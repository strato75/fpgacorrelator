==> flow/design.v <==
`timescale 1ns / 1ps
module send_results
(
    input sys_clk,
    input sys_rst,
    input send_start,
    input uart_busy,
    input [63:0] sum_x_2,
    input [63:0] sum_y_2,
    input [63:0] sum_xy,
    input [63:0] sum_xy90,
    input [63:0] sum_y90_2,
    input [63:0] sum_y_y90,
    output send_busy,
    output start_uart_tx_res,
    output [7:0] res_byte
);
    parameter IDLE=0, LD_RES=1, SH_BYTE=2, SEND_BYTE=3, WAIT_UART=4, COUNT_UP=5;
    reg [2:0] ns, cs;
    reg [5:0] count40_r;
    reg [2:0] count8_r;
    reg [7:0] moore_out;
    reg [7:0] res_byte_r;
    reg [383:0] res_r;
    wire bit_res;
    wire clr;
    wire ld_res;
    wire sh_res;
    wire sh_byte;
    wire count8; 
    wire count40;
    always @(posedge sys_clk)
        if (ld_res)    
            res_r <= {sum_x_2, sum_y_2, sum_xy, sum_xy90, sum_y90_2, sum_y_y90};
        else if (sh_res)
                res_r <= {1'b0, res_r[383:1]};
    always @(posedge sys_clk) 
        if (sh_byte)
            res_byte_r <= {bit_res, res_byte[7:1]};
    assign bit_res = res_r[0];
    assign res_byte = res_byte_r;
    always @(posedge sys_clk)
        if (clr) 
            count40_r <= 0;
        else if (count40)
                count40_r <= count40_r + 1;
    always @(posedge sys_clk)
        if (clr) 
            count8_r <= 0;
        else if (count8)
                count8_r <= count8_r + 1;
    assign hit40 = (count40_r == 6'd47);
    assign hit8 = (count8_r == 3'd7);
    always @(posedge sys_clk)
        if (sys_rst)
            cs <= IDLE;
        else
            cs <= ns;
    always @(cs, uart_busy, send_start, hit8, hit40)
        case (cs)
            IDLE        :   if (send_start)    
                                ns = LD_RES;
                            else
                                ns = IDLE;
            LD_RES      :   ns = SH_BYTE;
            SH_BYTE     :   if (hit8)
                                ns = SEND_BYTE;
                            else
                                ns = SH_BYTE;
            SEND_BYTE   :   ns = WAIT_UART;
            WAIT_UART   :   if (uart_busy)    
                                ns = WAIT_UART;
                            else
                                ns = COUNT_UP;
            COUNT_UP    :   if (hit40)
                                ns = IDLE;
                            else
                                ns = SH_BYTE;
            default     :   ns = IDLE;
        endcase
    assign  {clr, send_busy, ld_res, sh_res, sh_byte, count8, count40, start_uart_tx_res} = moore_out;
    always @(cs)
        case (cs)
            IDLE        :   moore_out = 8'b1_0_00_0_00_0;
            LD_RES      :   moore_out = 8'b0_1_10_0_00_0;
            SH_BYTE     :   moore_out = 8'b0_1_01_1_10_0;
            SEND_BYTE   :   moore_out = 8'b0_1_00_0_00_1;
            WAIT_UART   :   moore_out = 8'b0_1_00_0_00_0;
            COUNT_UP    :   moore_out = 8'b0_1_00_0_01_0;
            default     :   moore_out = 8'b1_0_00_0_00_0;
        endcase
endmodule
Step by step through the tools: send_results. What the tools print for send_results, step after step. Line numbers count from 1 in the design file above. Library cell names are shortened. The mark - stands for no value.

Top module: send_results. Clock input: sys_clk. Library: sky130hd. Timing corner: tt_025C_1v80.

Elaborated design. Yosys after proc, flatten, opt, wreduce and memory -nomap, before mapping. Memory bits, and registers merged into a memory's read port (data or address), are not among the register bits. Print and check cells are not counted. Equal cells are merged and count once.

The entry for register bits after elaboration reads 404. The entry for bits of input ports reads 388. Under output and inout bits stands 10. Under elaborated cells stands 24.

For add/sub/neg operators the number is 2. Under eq/ne operators stands 7. Under mux-type cells stands 8. The figure for reduce/logical cells is 2.

Operators by type and width (count): two-way mux 384 bit (2); parallel mux 8 bit (select 5 bit) (1); parallel mux 3 bit (select 6 bit) (1); equality test 3 bit (second input constant) (3); equality test 3 x 2 -> 1 bit (second input constant) (2); adder 6 x 1 -> 6 bit (second input constant) (1); equality test 6 bit (second input constant) (1); adder 3 x 1 -> 3 bit (second input constant) (1); equality test 3 x 1 -> 1 bit (second input constant) (1); logical NOT 3 bit (1); two-way mux 1 bit (3); nonzero test 2 bit (1); two-way mux 2 bit (1).

Longest topological paths. Yosys ltp: most cells in a row. Word level: on the elaborated netlist, between registers, memories and ports. Mapped: between sequential cells and ports; inverters and the memories' decode and read muxes count.

The figure for depth after elaboration is 4. For ABC_AREA the number is 1. Under gate-level depth with buffers stands 6. Depth with buffers taken out: 6.

Netlist. The flow's flattened synthesis, as Yosys stat reports it; memories are mapped. The netlist is that of the ABC_AREA named above (0 if unset); the other value can give another one.

The entry for cells in the netlist reads 1719. The figure for chip area (Yosys) is 17377.9 um2. For sequential area the number is 12071.6 um2. The entry for flip-flop cells reads 407. Under buffer cells stands 87.

Cell types: edfxtp_1 (count 392, total area 1.18E+04 um2); nand2_1 (count 1176, total area 4.41E+03 um2); dfxtp_1 (count 15, total area 300.288 um2); buf_6 (count 24, total area 270.259 um2); buf_2 (count 36, total area 180.173 um2); buf_4 (count 21, total area 157.651 um2); inv_1 (count 16, total area 60.058 um2); ha_1 (count 3, total area 37.536 um2); nor2_1 (count 10, total area 37.536 um2); a21oi_1 (count 6, total area 30.029 um2); nand3_1 (count 5, total area 25.024 um2); clkbuf_1 (count 5, total area 18.768 um2); buf_8 (count 1, total area 15.014 um2); nor3_1 (count 3, total area 15.014 um2); nand4_2 (count 1, total area 12.512 um2); xor2_1 (count 1, total area 8.758 um2); inv_4 (count 1, total area 6.256 um2); nor2_2 (count 1, total area 6.256 um2).

Not listed: further types 2, cells in them 2.

Path before layout. OpenSTA on the mapped netlist: ideal clock, no wires. The path of least setup slack (recovery checks aside). Input and output delay are each 20% of the period. Register names are those of the netlist, which keeps one name where synthesis merged equal registers.

Path type: reg-to-reg. Start: register cs. End: register res_r[0]. For clock period the number is 4950 ps. For setup time the number is 735 ps. Launch time at the first pin: 0 ps. The figure for arrival time is 7931 ps. The figure for data required time is 4215 ps. For path slack the number is -3716 ps. The figure for path delay is 8666 ps. The figure for stages on the path is 4. The entry for buffers on the path reads 1. The figure for synthesis period reached is 8666 ps.

"path delay" is the arrival time less input delay plus setup time. "stages on the path" counts driving pins, that of a launching flip-flop among them; a cell with two outputs on the path counts twice. "synthesis period reached" = period - worst setup slack (recovery checks aside). The figure is calculated, with input and output delays left at 20% of the set period. Where an end lacks its bit number, it is one bit of the signal, or one of the new flip-flops if synthesis recoded a state register. The rows between start and end are the longest chain of elaborated cells between them; the timing report does not say that the signal goes this way. Where chains are equally long, one stands for them. A line is the first line of the expression or statement that the cell stems from. Yosys adds cells for indexed reads and writes and turns some case tables into memories. The path ends at the enable pin of a flip-flop; only ways to that pin are counted.

Path through: dfxtp_1 > buf_6 > nor2_2 > inv_1. The figure for length of the longest elaborated chain is 3. The figure for elaborated cells between the ends (all ways) is 7. Those cells by class: eq/ne: 5; mux: 1; reduce/logical: 1.

RTL lines, path after synthesis: from (decl) (line 19) `reg [2:0] ns, cs;`; from (assign) (line 56) `cs <= IDLE;`; from (assign) (line 58) `cs <= ns;`; equality test 3 bit (line 83) `case (cs)`; parallel mux 8 bit (select 5 bit) (line 83); nonzero test 2 bit; to (assign) (line 34) `res_r <= {sum_x_2, sum_y_2, sum_xy, sum_xy90, sum_y90_2, sum_y_y90};`; to (assign) (line 36) `res_r <= {1'b0, res_r[383:1]};`; to (decl) (line 24) `reg [383:0] res_r;`.

Path in the finished layout. Path of least setup slack in the final report of record 1 (OpenROAD, finished layout, wires in). Where an end is a register, its clock arrival counts in the times. The report prints the path's times to 10 ps; the period is as set.

Path type: reg-to-output. Start: register cs. End: output send_busy. For clock period the number is 5460 ps. The entry for external output delay reads 1090 ps. Launch time at the first pin: 560 ps. The figure for arrival time is 1960 ps. The figure for data required time is 4370 ps. For path slack the number is 2410 ps. The figure for stages on the path is 5. The entry for buffers on the path reads 2.

Where an end lacks its bit number, it is one bit of the signal, or one of the new flip-flops if synthesis recoded a state register. The rows between start and end are the longest chain of elaborated cells between them; the timing report does not say that the signal goes this way. Where chains are equally long, one stands for them.

Path through: dfxtp_1 > buf_6 > nor2_4 > nand4_2 > clkdlybuf4s50_1. The figure for length of the longest elaborated chain is 2. The figure for elaborated cells between the ends (all ways) is 6. Those cells by class: eq/ne: 5; mux: 1.

RTL lines, path after layout: from (decl) (line 19) `reg [2:0] ns, cs;`; from (assign) (line 56) `cs <= IDLE;`; from (assign) (line 58) `cs <= ns;`; equality test 3 bit (line 83) `case (cs)`; parallel mux 8 bit (select 5 bit) (line 83); to (decl) (line 14) `output send_busy,`.

# Flow runs of send_results

send_results through Yosys and OpenROAD on sky130hd: 2 stored runs, unordered, with their settings and measured results. The constraints put input and output delay at 20% of the set period each and load the outputs with 0.01 pF. By "time of the worst setup path" is meant the share of the clock period that the worst setup path is allowed (20% is reserved at inputs, 20% at outputs), minus its slack. Clock arrival times at its registers enter into it. "time of the worst setup path" is given in steps of 10 ps.

Files of record 1:
==> flow/run.sh <==
#!/bin/bash
# the make line also repeats the synthesis and layout settings of config.mk as NAME=value (left out here)
make -C /OpenROAD-flow-scripts/flow DESIGN_CONFIG=/design/flow/config.mk WORK_HOME=/design/flow/orfs CLKGATE_MAP_FILE= finish
==> flow/config.mk <==
export PLATFORM = sky130hd
export DESIGN_NAME = send_results
export DESIGN_NICKNAME = send_results
export VERILOG_FILES = /design/flow/design.v
export SDC_FILE = /design/flow/constraint.sdc
export NUM_CORES = 4
export LEC_CHECK = 0
export ABC_AREA = 1
export CAP_MARGIN = 10
export CELL_PAD_IN_SITES_GLOBAL_PLACEMENT = 0
export CORE_MARGIN = 8
export CORE_UTILIZATION = 34
export GPL_ROUTABILITY_DRIVEN = 0
export GPL_TIMING_DRIVEN = 0
export PLACE_DENSITY_LB_ADDON = 0.15
export SETUP_SLACK_MARGIN = -0.49
export SLEW_MARGIN = 20
==> flow/constraint.sdc <==
create_clock -name core_clock -period 5.46 [get_ports {sys_clk}]
set_input_delay 1.0920 -clock core_clock [delete_from_list [all_inputs] [get_ports {sys_clk}]]
set_output_delay 1.0920 -clock core_clock [all_outputs]
set_load 0.01 [all_outputs]

Results of record 1. The lowest hold slack is 431 ps. The full die area stands at 58602.7 um2. The area of the synthesized netlist reads 17377.9 um2. The standard-cell area of the final layout reads 24005.5 um2. The worst setup slack after layout comes to 2407 ps. The time of the worst setup path reads 1960 ps. Kind of the worst setup path: reg-to-output.

Files of record 2:
==> flow/run.sh <==
#!/bin/bash
# the make line also repeats the synthesis and layout settings of config.mk as NAME=value (left out here)
make -C /OpenROAD-flow-scripts/flow DESIGN_CONFIG=/design/flow/config.mk WORK_HOME=/design/flow/orfs CLKGATE_MAP_FILE= finish
==> flow/config.mk <==
export PLATFORM = sky130hd
export DESIGN_NAME = send_results
export DESIGN_NICKNAME = send_results
export VERILOG_FILES = /design/flow/design.v
export SDC_FILE = /design/flow/constraint.sdc
export NUM_CORES = 4
export LEC_CHECK = 0
export CAP_MARGIN = 20
export CELL_PAD_IN_SITES_DETAIL_PLACEMENT = 2
export CORE_ASPECT_RATIO = 1.25
export CORE_MARGIN = 2
export CORE_UTILIZATION = 63
export CTS_CLUSTER_DIAMETER = 235
export GPL_ROUTABILITY_DRIVEN = 0
export MIN_ROUTING_LAYER = met2
export PLACE_DENSITY = 0.45
export SETUP_SLACK_MARGIN = 1.12
export SLEW_MARGIN = 20
==> flow/constraint.sdc <==
create_clock -name core_clock -period 6.9 [get_ports {sys_clk}]
set_input_delay 1.3800 -clock core_clock [delete_from_list [all_inputs] [get_ports {sys_clk}]]
set_output_delay 1.3800 -clock core_clock [all_outputs]
set_load 0.01 [all_outputs]

Outcome of record 2: no results, placement failed with a tool error.
